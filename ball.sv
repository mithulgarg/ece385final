==> flow/design.v <==
module  ball ( input         Reset, 
                             frame_clk,           
					input  [15:0]  keycode,				  
               output [9:0]  BallX, BallY, BallS  
              );
    logic [9:0] Ball_X_Pos, Ball_X_Motion, Ball_Y_Pos, Ball_Y_Motion;
    logic [9:0] Ball_X_Pos_in, Ball_X_Motion_in, Ball_Y_Pos_in, Ball_Y_Motion_in;
    parameter [9:0] Ball_X_Center=320;   
    parameter [9:0] Ball_Y_Center=240;   
    parameter [9:0] Ball_X_Min=0;        
    parameter [9:0] Ball_X_Max=639;      
    parameter [9:0] Ball_Y_Min=0;        
    parameter [9:0] Ball_Y_Max=479;      
    parameter [9:0] Ball_X_Step=1;       
    parameter [9:0] Ball_Y_Step=1;       
    parameter [9:0] Ball_Size=4;         
    assign BallX = Ball_X_Pos;
    assign BallY = Ball_Y_Pos;
    assign BallS = Ball_Size;
    always_ff @ (posedge frame_clk)
    begin
        if (Reset)
        begin
            Ball_X_Pos <= Ball_X_Center;
            Ball_Y_Pos <= Ball_Y_Center;
            Ball_X_Motion <= 10'd0;
            Ball_Y_Motion <= 10'd0;
        end
        else 
        begin
            Ball_X_Pos <= Ball_X_Pos_in;
            Ball_Y_Pos <= Ball_Y_Pos_in;
            Ball_X_Motion <= Ball_X_Motion_in;
            Ball_Y_Motion <= Ball_Y_Motion_in;
        end
    end
    always_comb
    begin
        Ball_X_Motion_in = Ball_X_Motion;
        Ball_Y_Motion_in = Ball_Y_Motion;
        unique case(keycode[7:0])
					8'h1a: 
						begin
							Ball_X_Motion_in = 10'd0;
							Ball_Y_Motion_in = (~(Ball_Y_Step) + 1'b1); 
						end
					8'h16:
						begin
							Ball_X_Motion_in = 10'd0;
							Ball_Y_Motion_in = Ball_Y_Step; 
						end
					8'h04:
						begin
							Ball_Y_Motion_in = 10'd0;
							Ball_X_Motion_in = (~(Ball_X_Step) + 1'b1);   
						end
					8'h07:
						begin
							Ball_Y_Motion_in = 10'd0;
							Ball_X_Motion_in = Ball_X_Step;
						end
					default: ;
				endcase
        if( Ball_Y_Pos + Ball_Size >= Ball_Y_Max )   
				begin
				Ball_X_Motion_in = 10'd0;
            Ball_Y_Motion_in = (~(Ball_Y_Step) + 1'b1);   
				end
		  else if ( Ball_Y_Pos <= Ball_Y_Min + Ball_Size )   
            begin
				Ball_X_Motion_in = 10'd0;
				Ball_Y_Motion_in = Ball_Y_Step;
				end
		  if ( Ball_X_Pos + Ball_Size >= Ball_X_Max )  
				begin
				Ball_Y_Motion_in = 10'd0;
				Ball_X_Motion_in = (~(Ball_X_Step) + 1'b1);
				end
		  else if ( Ball_X_Pos <= Ball_X_Min + Ball_Size )	  
				begin
				Ball_Y_Motion_in = 10'd0;
				Ball_X_Motion_in = Ball_X_Step;
				end
        Ball_X_Pos_in = Ball_X_Pos + Ball_X_Motion;
        Ball_Y_Pos_in = Ball_Y_Pos + Ball_Y_Motion;
    end
endmodule
## Reports on ball

Tool output for the design above, in the order of the flow.
Line numbers count from 1 in the design file above.
Cell names lack the library's common part.
Not given: n/a

| design | value |
|---|---|
| top module | ball |
| clock | frame_clk |
| library | sky130hd |
| library corner | tt_025C_1v80 |

## Elaborated design

Counts by Yosys on the flattened word-level netlist (proc, flatten, opt, wreduce; memories kept). Register bits leave out memories and registers merged into their read ports (data or address). Print and check cells are left out. Cells with the same type and inputs are merged into one.

| storage and ports | value |
|---|---|
| output and inout port bits | 30 |
| register bits | 40 |
| elaborated cells | 29 |
| input port bits | 18 |

| operators by class | value |
|---|---|
| eq/ne operators | 4 |
| add/subtract/negate cells | 4 |
| mux-type cells | 8 |
| reduce/logical cells | 5 |
| $lt $le $gt $ge | 4 |

Operators with widths:

| cell | count |
|---|---|
| 10-bit case mux with 3-bit select | 2 |
| 10-bit two-way mux | 6 |
| 10-bit adder | 2 |
| 10-bit by 3-bit adder with 10-bit output (second input constant) | 2 |
| 10-bit by 3-bit less-or-equal comparator with 1-bit output (second input constant) | 2 |
| 8-bit by 3-bit equality test with 1-bit output (second input constant) | 2 |
| 8-bit by 5-bit equality test with 1-bit output (second input constant) | 2 |
| 10-bit greater-or-equal comparator (second input constant) | 1 |
| 10-bit by 9-bit greater-or-equal comparator with 1-bit output (second input constant) | 1 |
| 7-bit nonzero test | 1 |
| 5-bit nonzero test | 1 |
| 2-bit OR reduction | 2 |
| 3-bit OR reduction | 1 |

## Depth

Yosys ltp: most cells in a row. Word level: on the elaborated netlist, between registers, memories and ports. Mapped: between sequential cells and ports; inverters and the memories' decode and read muxes count.

| depth | value |
|---|---|
| word-level depth | 7 |
| ABC_AREA | 0 |
| depth in mapped cells | 9 |
| depth with buffers taken out | 9 |

## Netlist

Source: synth_stat.txt of the flow (Yosys; design flattened, memories mapped). It holds for the ABC_AREA given above (unset counts as 0); a run with the other value may have another netlist.
Totals and module areas in this step are rounded.

Cell types:

| type | count | total area (um^2) |
|---|---|---|
| dfxtp_1 | 24 | 480.461 |
| ha_1 | 18 | 225.216 |
| nor2_1 | 22 | 82.579 |
| buf_4 | 10 | 75.072 |
| xnor2_1 | 8 | 70.067 |
| xor2_1 | 7 | 61.309 |
| o21ai_0 | 12 | 60.058 |
| nor2b_1 | 8 | 50.048 |
| nor3_1 | 10 | 50.048 |
| inv_1 | 11 | 41.29 |
| fa_1 | 2 | 40.038 |
| a21oi_1 | 7 | 35.034 |
| o41ai_2 | 2 | 32.531 |
| nand2b_1 | 5 | 31.28 |
| a211oi_1 | 4 | 30.029 |
| o21a_1 | 4 | 30.029 |
| nand3_1 | 5 | 25.024 |
| nand4_1 | 4 | 25.024 |

Other cell types: 25; their cells: 42.

| synthesis totals | value |
|---|---|
| buffer cells | 13 |
| mapped flip-flops | 24 |
| mapped cells | 205 |
| chip area (Yosys) | 1740 um^2 |
| sequential part of the area | 480 um^2 |

## Path before layout

OpenSTA on the mapped netlist: ideal clock, no wires. The path of least setup slack (recovery checks aside). Input and output delay are each 20% of the period. Register names are those of the netlist, which keeps one name where synthesis merged equal registers.

| path after synthesis | value |
|---|---|
| path kind | register to register |
| from | register Ball_Y_Motion[8] |
| to | register Ball_Y_Pos[8] |
| library setup time | 0.121 ns |
| data required time | 2.279 ns |
| period | 2.4 ns |
| data arrival time | 1.902 ns |
| stages on the path | 9 |
| buffers on the path | 0 |
| slack | 0.377 ns |
| launch time at the first pin | 0.000 ns |
| delay of the path | 2.023 ns |
| synthesis period reached | 2.023 ns |

"delay of the path" = arrival - input delay + setup time.
"stages on the path": output pins that drive a net of the path, with the launching flip-flop's if there is one; two outputs of one cell count as two.
"synthesis period reached" is the clock period less the worst setup slack; recovery checks do not enter. This is arithmetic on one report: input and output delays are still those of the set period (20% each).
The rows between start and end are the longest chain of elaborated cells between them; the timing report does not say that the signal goes this way. Where chains are equally long, one stands for them.
Each line given opens the expression or statement behind the cell; cells for indexed reads and writes are added by Yosys, which also makes memories of some case tables.

| on the way, after synthesis | value |
|---|---|
| cells stage by stage | dfxtp_1 -> inv_1 -> fa_1 -> and2b_1 -> o21ai_1 -> a21oi_1 -> o21ai_0 -> o2bb2ai_1 -> mux2_2 |
| length of the longest elaborated chain | 1 |
| elaborated cells on any way between the ends | 1 |
| source lines of those cells | 1 |
| classes of those cells | add/sub: 1 |

RTL lines, path after synthesis:

| item | line | source |
|---|---|---|
| start, declared | 6 | `logic [9:0] Ball_X_Pos, Ball_X_Motion, Ball_Y_Pos, Ball_Y_Motion;` |
| start, assigned | 27 | `Ball_Y_Motion <= 10'd0;` |
| start, assigned | 34 | `Ball_Y_Motion <= Ball_Y_Motion_in;` |
| 10-bit adder | 85 | `Ball_Y_Pos_in = Ball_Y_Pos + Ball_Y_Motion;` |
| end, assigned | 25 | `Ball_Y_Pos <= Ball_Y_Center;` |
| end, assigned | 32 | `Ball_Y_Pos <= Ball_Y_Pos_in;` |
| end, declared | 6 |  |

## Timing after layout

From the final timing report of run 2: the path of least setup slack in the routed layout; clock arrival at registers is part of the times.

| path after layout | value |
|---|---|
| path kind | register to register |
| from | register Ball_Y_Pos[0] |
| to | register Ball_Y_Pos[8] |
| data required time | 2.45 ns |
| launch time at the first pin | 0.27 ns |
| period | 2.28 ns |
| library setup time | 0.10 ns |
| data arrival time | 2.33 ns |
| buffers on the path | 0 |
| slack | 0.12 ns |
| stages on the path | 10 |

The rows between start and end are the longest chain of elaborated cells between them; the timing report does not say that the signal goes this way. Where chains are equally long, one stands for them.

| on the way, after layout | value |
|---|---|
| cells stage by stage | dfxtp_1 -> ha_1 -> inv_1 -> fa_1 -> and2b_1 -> o21ai_1 -> a21oi_2 -> o21ai_0 -> o2bb2ai_1 -> mux2_2 |
| length of the longest elaborated chain | 1 |
| elaborated cells on any way between the ends | 1 |
| source lines of those cells | 1 |
| classes of those cells | add/sub: 1 |

RTL lines, path after layout:

| item | line | source |
|---|---|---|
| start, declared | 6 | `logic [9:0] Ball_X_Pos, Ball_X_Motion, Ball_Y_Pos, Ball_Y_Motion;` |
| start, assigned | 25 | `Ball_Y_Pos <= Ball_Y_Center;` |
| start, assigned | 32 | `Ball_Y_Pos <= Ball_Y_Pos_in;` |
| 10-bit adder | 85 | `Ball_Y_Pos_in = Ball_Y_Pos + Ball_Y_Motion;` |
| end, assigned | 25 |  |
| end, assigned | 32 |  |
| end, declared | 6 |  |

Lab notebook: ball

ball through Yosys and OpenROAD on sky130hd: 2 stored runs, unordered, with their settings and measured results. The constraints put input and output delay at 20% of the set period each and load the outputs with 0.01 pF.
"worst path time" means the part of the period allowed to the worst setup path (the constraints hold back 20% at inputs and 20% at outputs) less its slack; where the path has registers, the arrival times of their clocks count too.
"power consumption" is the tool's figure for a default switching activity; nothing was simulated.
Measured values are rounded.
Settings: n/a = not set for that run.
A result given as n/a is not shown for that run.

| stored run | period_ns | CORE_UTILIZATION | PLACE_DENSITY_LB_ADDON | CORE_ASPECT_RATIO | CELL_PAD_IN_SITES_GLOBAL_PLACEMENT | ABC_AREA | GPL_ROUTABILITY_DRIVEN | CTS_CLUSTER_SIZE | SLEW_MARGIN | MIN_ROUTING_LAYER | MAX_ROUTING_LAYER | CAP_MARGIN | CORE_MARGIN | worst path time (ns) | kind of the worst setup path | utilization in the final report | overall die area (um^2) | power consumption (mW) | worst slack on setup checks (ns) | synthesis area (um^2) | total negative slack (ns) |
|---|---|---|---|---|---|---|---|---|---|---|---|---|---|---|---|---|---|---|---|---|---|
| run 1 | 1.99 | 48 | 0.1 | 0.58 | 3 | 1 | 0 | 66 | 30 | met2 | met5 | 20 | 2 | n/a | n/a | n/a | n/a | n/a | n/a | n/a | n/a |
| run 2 | 2.28 | 47 | n/a | n/a | n/a | n/a | n/a | n/a | 20 | n/a | n/a | 20 | 2 | 2.16 | register to register | 0.595 | 4200 | 2.91 | 0.123 | 1740 | 0.000 |

Run 1: not finished: placement ended with error FLW-0024
